==> flow/design.v <==
`timescale 1ns/1ps
module axi_master_simple #(
  parameter ID_WIDTH   = 4,
  parameter ADDR_WIDTH = 32,
  parameter DATA_WIDTH = 32,
  parameter LEN_WIDTH  = 8  
)(
  input  wire                   ACLK,
  input  wire                   ARESETn,
  input  wire                   start_i,
  input  wire                   write_i,      
  input  wire [ADDR_WIDTH-1:0]  addr_i,
  input  wire [DATA_WIDTH-1:0]  wdata_i,
  input  wire [LEN_WIDTH-1:0]   burst_len_i,  
  output reg  [DATA_WIDTH-1:0]  rdata_o,
  output reg                    done_o,
  output reg  [ID_WIDTH-1:0]    AWID,
  output reg  [ADDR_WIDTH-1:0]  AWADDR,
  output reg  [7:0]             AWLEN,
  output reg  [2:0]             AWSIZE,
  output reg  [1:0]             AWBURST,
  output reg                    AWVALID,
  input  wire                   AWREADY,
  output reg  [DATA_WIDTH-1:0]  WDATA,
  output reg  [DATA_WIDTH/8-1:0]WSTRB,
  output reg                    WLAST,
  output reg                    WVALID,
  input  wire                   WREADY,
  input  wire [ID_WIDTH-1:0]    BID,
  input  wire [1:0]             BRESP,
  input  wire                   BVALID,
  output reg                    BREADY,
  output reg  [ID_WIDTH-1:0]    ARID,
  output reg  [ADDR_WIDTH-1:0]  ARADDR,
  output reg  [7:0]             ARLEN,
  output reg  [2:0]             ARSIZE,
  output reg  [1:0]             ARBURST,
  output reg                    ARVALID,
  input  wire                   ARREADY,
  input  wire [ID_WIDTH-1:0]    RID,
  input  wire [DATA_WIDTH-1:0]  RDATA,
  input  wire [1:0]             RRESP,
  input  wire                   RLAST,
  input  wire                   RVALID,
  output reg                    RREADY
);
  localparam S_IDLE = 0, S_AW = 1, S_W = 2, S_B = 3, S_AR = 4, S_R = 5, S_DONE = 6;
  reg [2:0] state, nstate;
  reg [7:0] wcnt, rcnt;
  always @(*) begin
    AWVALID=0; WVALID=0; WLAST=0; BREADY=0;
    ARVALID=0; RREADY=0; done_o=0;
    nstate=state;
    case(state)
      S_IDLE: if(start_i) nstate= write_i?S_AW:S_AR;
      S_AW:   begin AWVALID=1; if(AWREADY) nstate=S_W; end
      S_W:    begin WVALID=1; WLAST=(wcnt==AWLEN); if(WREADY && WLAST) nstate=S_B; end
      S_B:    begin BREADY=1; if(BVALID) nstate=S_DONE; end
      S_AR:   begin ARVALID=1; if(ARREADY) nstate=S_R; end
      S_R:    begin RREADY=1; if(RVALID && RLAST) nstate=S_DONE; end
      S_DONE: begin done_o=1; nstate=S_IDLE; end
    endcase
  end
  always @(posedge ACLK or negedge ARESETn) begin
    if(!ARESETn) begin
      state<=S_IDLE; wcnt<=0; rcnt<=0;
    end else begin
      state<=nstate;
      if(state==S_IDLE && start_i) begin
        AWADDR<=addr_i; ARADDR<=addr_i;
        AWLEN<=burst_len_i; ARLEN<=burst_len_i;
        AWSIZE<=3'd2; ARSIZE<=3'd2;  
        AWBURST<=2'b01; ARBURST<=2'b01;  
        AWID<=0; ARID<=0;
        wcnt<=0; rcnt<=0;
      end
      if(state==S_W && WREADY) begin
        WDATA<=wdata_i + wcnt;  
        WSTRB<=4'hF;
        wcnt<=wcnt+1;
      end
      if(state==S_R && RVALID) begin
        rdata_o<=RDATA; rcnt<=rcnt+1; end
    end
  end
endmodule
* From RTL to reports: axi_master_simple
The steps from the RTL of axi_master_simple to its reports follow in flow order.
Lines are those of the file above, counted from 1.
Operators carry their Yosys type and port widths (W data, S select, Z words).
A cell with - has no value.
- Design top :: axi_master_simple
- Clock input :: ACLK
- Standard-cell library :: sky130hd
- Corner :: tt_025C_1v80

* Word level
Source: Yosys, flattened and elaborated, memories not mapped. Widths are those after wreduce. Registers that Yosys merges into a memory's read port (data or address) are not register bits. Print and check cells do not count. Equal cells are merged and count once.
- Input bits :: 126
- Bits in registers :: 115
- Elaborated cells :: 50
- Output and inout port bits :: 173
- Reductions and logical operators :: 12
- Add/sub/neg operators :: 2
- Eq/ne operators :: 13
- Muxes and demuxes :: 17
** Operators by type and width (count)
- $add A32 B8 Y32 :: 1
- $pmux W3 S7 :: 1
- $mux W3 :: 7
- $mux W8 :: 2
- $ne A2 B2 Y1 const B :: 6
- $eq A3 B3 Y1 const B :: 3
- $add A8 B1 Y8 const B :: 1
- $eq A8 B8 Y1 :: 1
- $reduce_and A7 Y1 :: 1
- $reduce_bool A7 Y1 :: 1
- $mux W1 :: 7
- $reduce_and A2 Y1 :: 3
- $eq A3 B2 Y1 const B :: 2
- $logic_and A1 B1 Y1 :: 5
- $eq A3 B1 Y1 const B :: 1
- $logic_not A3 Y1 :: 1
- $reduce_bool A2 Y1 :: 1

* Depth
Yosys ltp: most cells in a row. Word level: on the elaborated netlist, between registers, memories and ports. Mapped: between sequential cells and ports; inverters and the memories' decode and read muxes count.
- Depth after elaboration :: 4
- ABC_AREA :: 0
- Gate-level depth with buffers :: 7
- Depth with buffers taken out :: 7

* After synthesis
Yosys stat after the flow's synthesis: flattened, memories mapped to cells. It holds for the ABC_AREA given above (unset counts as 0); a run with the other value may have another netlist.
- Buffers :: 68
- Cell area after synthesis :: 5202.5 um^2
- Standard cells after synthesis :: 363
- Flip-flop cells :: 119
** Cell types
- sky130_fd_sc_hd__edfxtp_1 :: count 104, area in all 3.12E+03 um^2
- sky130_fd_sc_hd__buf_4 :: count 62, area in all 465.446 um^2
- sky130_fd_sc_hd__dfrtp_1 :: count 14, area in all 350.336 um^2
- sky130_fd_sc_hd__xnor2_1 :: count 33, area in all 289.027 um^2
- sky130_fd_sc_hd__ha_1 :: count 9, area in all 112.608 um^2
- sky130_fd_sc_hd__o21ai_0 :: count 14, area in all 70.067 um^2
- sky130_fd_sc_hd__nand2_1 :: count 18, area in all 67.565 um^2
- sky130_fd_sc_hd__nand3_1 :: count 13, area in all 65.062 um^2
- sky130_fd_sc_hd__and3_1 :: count 10, area in all 62.56 um^2
- sky130_fd_sc_hd__o2111ai_1 :: count 7, area in all 61.309 um^2
- sky130_fd_sc_hd__o211ai_1 :: count 6, area in all 45.043 um^2
- sky130_fd_sc_hd__nand4_1 :: count 7, area in all 43.792 um^2
- sky130_fd_sc_hd__a21oi_1 :: count 8, area in all 40.038 um^2
- sky130_fd_sc_hd__nor2_1 :: count 8, area in all 30.029 um^2
- sky130_fd_sc_hd__a22o_1 :: count 3, area in all 26.275 um^2
- sky130_fd_sc_hd__dfstp_2 :: count 1, area in all 26.275 um^2
- sky130_fd_sc_hd__xor2_1 :: count 3, area in all 26.275 um^2
- sky130_fd_sc_hd__a21o_1 :: count 3, area in all 22.522 um^2
Not listed: further types 22, cells in them 40.

* Worst setup path after synthesis
Source: OpenSTA report_checks on the synthesized netlist (no wires, ideal clock, input and output delay 20% of the period each), path of least setup slack; recovery checks are left aside. Register names are those of the netlist, which keeps one name where synthesis merged equal registers.
- Kind :: input -> register
- From :: input wdata_i[0]
- To :: register WDATA[28]
- Stages :: 7
- Path slack :: 0.293 ns
- External input delay :: 0.484 ns
- Buffers on the path :: 0
- Required time :: 2.162 ns
- Path delay :: 1.644 ns
- Arrival time :: 1.870 ns
- Period :: 2.42 ns
- Period reached after synthesis :: 2.127 ns
"path delay" is the arrival time less input delay plus setup time.
"stages" counts driving pins, that of a launching flip-flop among them; a cell with two outputs on the path counts twice.
"period reached after synthesis" = period - worst setup slack (recovery checks aside). The figure is calculated, with input and output delays left at 20% of the set period.
The rows between start and end are the longest chain of elaborated cells between them; the timing report does not say that the signal goes this way. Where chains are equally long, one stands for them.
Each line given opens the expression or statement behind the cell; cells for indexed reads and writes are added by Yosys, which also makes memories of some case tables.
- Path through :: sky130_fd_sc_hd__ha_1 -> sky130_fd_sc_hd__fa_1 -> sky130_fd_sc_hd__a211oi_1 -> sky130_fd_sc_hd__o21a_1 -> sky130_fd_sc_hd__a211oi_4 -> sky130_fd_sc_hd__nand4_1 -> sky130_fd_sc_hd__xnor2_1
- Cells in the longest elaborated chain :: 1
** Ends and longest elaborated chain, after synthesis
- start: declaration :: RTL line 13 : input  wire [DATA_WIDTH-1:0]  wdata_i,
- $add A32 B8 Y32 :: RTL line 78 : WDATA<=wdata_i + wcnt;
- end: assignment :: RTL line 78
- end: declaration :: RTL line 24 : output reg  [DATA_WIDTH-1:0]  WDATA,

* Timing after layout
From the final timing report of stored run 1: the path of least setup slack in the routed layout; clock arrival at registers is part of the times.
- Kind :: register -> register
- From :: register wcnt[4]
- To :: register WDATA[20]
- Period :: 1.8 ns
- Path slack :: -0.33 ns
- Arrival time :: 2.28 ns
- Stages :: 9
- Buffers on the path :: 2
- Required time :: 1.95 ns
The rows between start and end are the longest chain of elaborated cells between them; the timing report does not say that the signal goes this way. Where chains are equally long, one stands for them.
A register here has more assigning lines than the two given.
- Path through :: sky130_fd_sc_hd__dfrtp_1 -> sky130_fd_sc_hd__buf_6 -> sky130_fd_sc_hd__ha_4 -> sky130_fd_sc_hd__o211ai_1 -> sky130_fd_sc_hd__o21a_1 -> sky130_fd_sc_hd__a211oi_4 -> sky130_fd_sc_hd__buf_12 -> sky130_fd_sc_hd__nand3_1 -> sky130_fd_sc_hd__xnor2_1
- Cells in the longest elaborated chain :: 1
** Ends and longest elaborated chain, after layout
- start: declaration :: RTL line 49 : reg [7:0] wcnt, rcnt;
- start: assignment :: RTL line 66 : state<=S_IDLE; wcnt<=0; rcnt<=0;
- start: assignment :: RTL line 80 : wcnt<=wcnt+1;
- $add A32 B8 Y32 :: RTL line 78 : WDATA<=wdata_i + wcnt;
- end: assignment :: RTL line 78
- end: declaration :: RTL line 24 : output reg  [DATA_WIDTH-1:0]  WDATA,

FLOW RESULTS
============

Flow measurements of axi_master_simple on sky130hd: 2 stored runs with different settings, listed in no order. Input and output delays are each 20% of the period that was set; the output load is 0.01 pF.
By "period achieved" is meant the clock period of the run minus its worst setup slack. This is arithmetic on one report: input and output delays are still those of the set period (20% each).

** Stored run 1
- Settings :: period_ns=1.8; CORE_UTILIZATION=34; SETUP_SLACK_MARGIN=0.17; PLACE_DENSITY=0.87; MAX_ROUTING_LAYER=met4; CAP_MARGIN=20; CORE_MARGIN=2; SLEW_MARGIN=20
- Standard-cell area after layout :: 9116.2 um^2
- Period achieved :: 2.130 ns
- Utilization in the final report :: 0.604
- Setup TNS :: -7.190 ns
- Worst setup slack after layout :: -0.330 ns
- Die area :: 16307.3 um^2
- Area of the synthesized netlist :: 5202.5 um^2

** Stored run 2
- Settings :: period_ns=1.87; CORE_UTILIZATION=49; SETUP_SLACK_MARGIN=0.18; HOLD_SLACK_MARGIN=0.29; CORE_ASPECT_RATIO=1.86; CELL_PAD_IN_SITES_DETAIL_PLACEMENT=1; TNS_END_PERCENT=90; GPL_TIMING_DRIVEN=1; GPL_ROUTABILITY_DRIVEN=1; CAP_MARGIN=20; CORE_MARGIN=2; SLEW_MARGIN=20
- Outcome :: incomplete, placement halted on DPL-0033
